==> flow/design.v <==
module peakDetecter
(
    input clk,
    input [21-1:0] NoC, 
    input [1:0] status,
    input [6:1] addr, 
    input reset, 
    output reg [6:1] peakCH, 
    output reg [6:1] peakFH
);
    reg [21-1 : 0] recentMax = 0;
    reg [6:1] addrSaver = 0;
    always @(posedge clk or posedge reset) begin
        if (reset) begin
            peakCH <= 0;
            peakFH <= 0;
            recentMax <= 0;
            addrSaver <= 0;
        end
        else begin
            recentMax <= (NoC > recentMax) ? NoC : recentMax;
            addrSaver <= (NoC > recentMax) ? addr : addrSaver;
                if (status == 2'b11) begin
                    peakCH <= addrSaver;
                    peakFH <= 0;
                end
                else begin
                    if (status == 2'b01) begin
                        peakCH <= 0;
                        peakFH <= addrSaver;
                    end
                    else begin
                            peakCH <= 0;
                            peakFH <= 0;
                    end
                end
        end
    end    
endmodule
### Step by step through the tools: peakDetecter

The steps from the RTL of peakDetecter to its reports follow in flow order.
Lines are those of the file above, counted from 1.
Not given: --

| inputs | value |
|---|---|
| design top | peakDetecter |
| clock input | clk |
| library | sky130hd |
| timing corner | tt_025C_1v80 |

### Word-level counts

Counts by Yosys on the flattened word-level netlist (proc, flatten, opt, wreduce; memories kept). Register bits leave out memories and registers merged into their read ports (data or address); mux counts leave out enables and synchronous resets folded into registers. Print and check cells are left out. Cells with the same type and inputs are merged into one.

| bit counts | value |
|---|---|
| register bits after elaboration | 39 |
| bits of input ports | 31 |
| output and inout port bits | 12 |

| cells by class | value |
|---|---|
| $lt $le $gt $ge | 1 |
| equal/unequal tests | 2 |
| multiplexer cells | 3 |

Operators with widths:

| kind | count |
|---|---|
| > comparator 21 bit | 1 |
| two-way mux 6 bit | 3 |
| equality test 2 x 1 -> 1 bit (second input constant) | 1 |
| equality test 2 bit (second input constant) | 1 |

### Depth

Yosys ltp: most cells in a row. Word level: on the elaborated netlist, between registers, memories and ports. Mapped: between sequential cells and ports; inverters and the memories' decode and read muxes count.

| depth | value |
|---|---|
| depth after elaboration | 3 |
| ABC_AREA | 1 |
| mapped depth | 14 |
| mapped depth without buffers | 13 |

### After synthesis

Yosys stat after the flow's synthesis: flattened, memories mapped to cells. It holds for the ABC_AREA given above (unset counts as 0); a run with the other value may have another netlist.
The area totals of this step are shown rounded.

Cells by type:

| cell | count | total area (µm²) |
|---|---|---|
| sky130_fd_sc_hd__dfrtp_1 | 39 | 975.936 |
| sky130_fd_sc_hd__nand2_1 | 82 | 307.795 |
| sky130_fd_sc_hd__ha_1 | 21 | 262.752 |
| sky130_fd_sc_hd__nand3_1 | 30 | 150.144 |
| sky130_fd_sc_hd__inv_1 | 38 | 142.637 |
| sky130_fd_sc_hd__nor2_1 | 18 | 67.565 |
| sky130_fd_sc_hd__a21oi_1 | 7 | 35.034 |
| sky130_fd_sc_hd__buf_6 | 2 | 22.522 |
| sky130_fd_sc_hd__nand4_4 | 1 | 21.27 |
| sky130_fd_sc_hd__nor3_2 | 2 | 20.019 |
| sky130_fd_sc_hd__nand3_4 | 1 | 17.517 |
| sky130_fd_sc_hd__buf_4 | 2 | 15.014 |
| sky130_fd_sc_hd__nand2_4 | 1 | 11.261 |
| sky130_fd_sc_hd__nor2_4 | 1 | 11.261 |
| sky130_fd_sc_hd__a21o_1 | 1 | 7.507 |
| sky130_fd_sc_hd__clkbuf_1 | 2 | 7.507 |
| sky130_fd_sc_hd__nand2_2 | 1 | 6.256 |
| sky130_fd_sc_hd__nor2_2 | 1 | 6.256 |
| sky130_fd_sc_hd__o21ai_0 | 1 | 5.005 |

| mapped netlist | value |
|---|---|
| cell count | 251 |
| cell area after synthesis | 2100 µm² |
| sequential area | 980 µm² |
| flip-flop cells | 39 |
| buffers | 6 |

### Timing after synthesis

Path of least setup slack by OpenSTA after synthesis, without wires, with an ideal clock, recovery checks aside; 20% of the period is set as input and as output delay. Where synthesis merged equal registers, the netlist keeps one of their names.

| path post-synthesis | value |
|---|---|
| path kind | input -> register |
| start point | in NoC[12] |
| end point | reg recentMax[0] |
| period | 2430 ps |
| external input delay | 486 ps |
| setup time | 117 ps |
| time at the first pin | 486 ps |
| arrival time | 1684 ps |
| setup slack | 629 ps |
| delay of the path | 1315 ps |
| driving pins on the path | 11 |
| path buffers | 1 |
| period reached after synthesis | 1801 ps |

"delay of the path" = arrival - input delay + setup time.
"driving pins on the path": output pins that drive a net of the path, with the launching flip-flop's if there is one; two outputs of one cell count as two.
"period reached after synthesis" = period - worst setup slack (recovery checks aside). The figure is calculated, with input and output delays left at 20% of the set period.
The rows between start and end are the longest chain of elaborated cells between them; the timing report does not say that the signal goes this way. Where chains are equally long, one stands for them.
Each line given opens the expression or statement behind the cell; cells for indexed reads and writes are added by Yosys, which also makes memories of some case tables.

| on the way, post-synthesis | value |
|---|---|
| path through | sky130_fd_sc_hd__ha_1 sky130_fd_sc_hd__nand2_1 sky130_fd_sc_hd__nor2_2 sky130_fd_sc_hd__nand2_1 sky130_fd_sc_hd__nor2_1 sky130_fd_sc_hd__nand2_1 sky130_fd_sc_hd__nand3_4 sky130_fd_sc_hd__nand2_4 sky130_fd_sc_hd__buf_6 sky130_fd_sc_hd__nand2_1 sky130_fd_sc_hd__nand2_1 |
| length of the longest elaborated chain | 1 |

RTL lines, path post-synthesis:

| what | RTL line | source |
|---|---|---|
| from (decl) | 4 | `input [21-1:0] NoC,` |
| > comparator 21 bit | 21 | `recentMax <= (NoC > recentMax) ? NoC : recentMax;` |
| to (assign) | 17 | `recentMax <= 0;` |
| to (assign) | 21 |  |
| to (decl) | 11 | `reg [21-1 : 0] recentMax = 0;` |

### Timing after layout

Path of least setup slack in the final report of run 1 (OpenROAD, finished layout, wires in). Where an end is a register, its clock arrival counts in the times.
The path's times are printed in steps of 10 ps; the period is the one set.

| path post-layout | value |
|---|---|
| path kind | register -> register |
| start point | reg recentMax[8] |
| end point | reg recentMax[19] |
| period | 1730 ps |
| setup time | 100 ps |
| time at the first pin | 280 ps |
| arrival time | 1970 ps |
| setup slack | -60 ps |
| driving pins on the path | 11 |
| path buffers | 3 |

The rows between start and end are the longest chain of elaborated cells between them; the timing report does not say that the signal goes this way. Where chains are equally long, one stands for them.

| on the way, post-layout | value |
|---|---|
| path through | sky130_fd_sc_hd__dfrtp_1 sky130_fd_sc_hd__inv_2 sky130_fd_sc_hd__ha_4 sky130_fd_sc_hd__nand2_4 sky130_fd_sc_hd__buf_6 sky130_fd_sc_hd__nor3_4 sky130_fd_sc_hd__nand4_4 sky130_fd_sc_hd__buf_6 sky130_fd_sc_hd__buf_12 sky130_fd_sc_hd__nand3_2 sky130_fd_sc_hd__nand2_2 |
| length of the longest elaborated chain | 1 |

RTL lines, path post-layout:

| what | RTL line | source |
|---|---|---|
| from (decl) | 11 | `reg [21-1 : 0] recentMax = 0;` |
| from (assign) | 17 | `recentMax <= 0;` |
| from (assign) | 21 | `recentMax <= (NoC > recentMax) ? NoC : recentMax;` |
| > comparator 21 bit | 21 |  |
| to (assign) | 17 |  |
| to (assign) | 21 |  |
| to (decl) | 11 |  |

Hand-over note for peakDetecter

Settings and measured results of 2 stored flow runs for module peakDetecter (sky130hd), not sorted in any way. The constraints put input and output delay at 20% of the set period each and load the outputs with 0.01 pF.
"clock period achieved" = clock period - worst setup slack. The figure is calculated, with input and output delays left at 20% of the set period.
"allowed time less slack (worst setup path)" is the time allowed to the run's worst setup path (the clock period less input and output delay, where it has them) less its slack. Clock arrival times count: a late capture clock shortens it, a late launch clock lengthens it.
"total power after layout" rests on the timing tool's default activity at the inputs, not on a simulated workload.
"allowed time less slack (worst setup path)" is known to 10 ps.
The results are shown rounded.
Settings: -- = not set for that run.

| run | period_ns | CORE_UTILIZATION | SETUP_SLACK_MARGIN | PLACE_DENSITY | CORE_ASPECT_RATIO | CORE_MARGIN | CELL_PAD_IN_SITES_GLOBAL_PLACEMENT | ABC_AREA | GPL_TIMING_DRIVEN | GPL_ROUTABILITY_DRIVEN | CTS_CLUSTER_SIZE | CTS_CLUSTER_DIAMETER | CAP_MARGIN | SLEW_MARGIN | worst slack on setup checks (ps) | total power after layout (mW) | clock period achieved (ps) | utilization after layout (%) | allowed time less slack (worst setup path) (ps) | worst setup path type | summed negative setup slack (ps) | synthesis area (µm²) | standard-cell area after layout (µm²) | area of the die (µm²) |
|---|---|---|---|---|---|---|---|---|---|---|---|---|---|---|---|---|---|---|---|---|---|---|---|---|
| run 1 | 1.73 | 18 | 0.46 | 0.74 | 1.64 | 10 | 3 | 1 | 1 | 0 | 41 | 247 | 15 | 20 | -59 | 5.9 | 1789 | 32 | 1790 | register -> register | -1100 | 2100 | 3700 | 16000 |
| run 2 | 2.71 | 40 | 0.67 | -- | -- | 2 | -- | -- | -- | -- | -- | -- | 20 | 20 | 490 | 3.2 | 2224 | 63 | 1680 | input -> register | 0 | 2000 | 3000 | 5600 |

End of note.
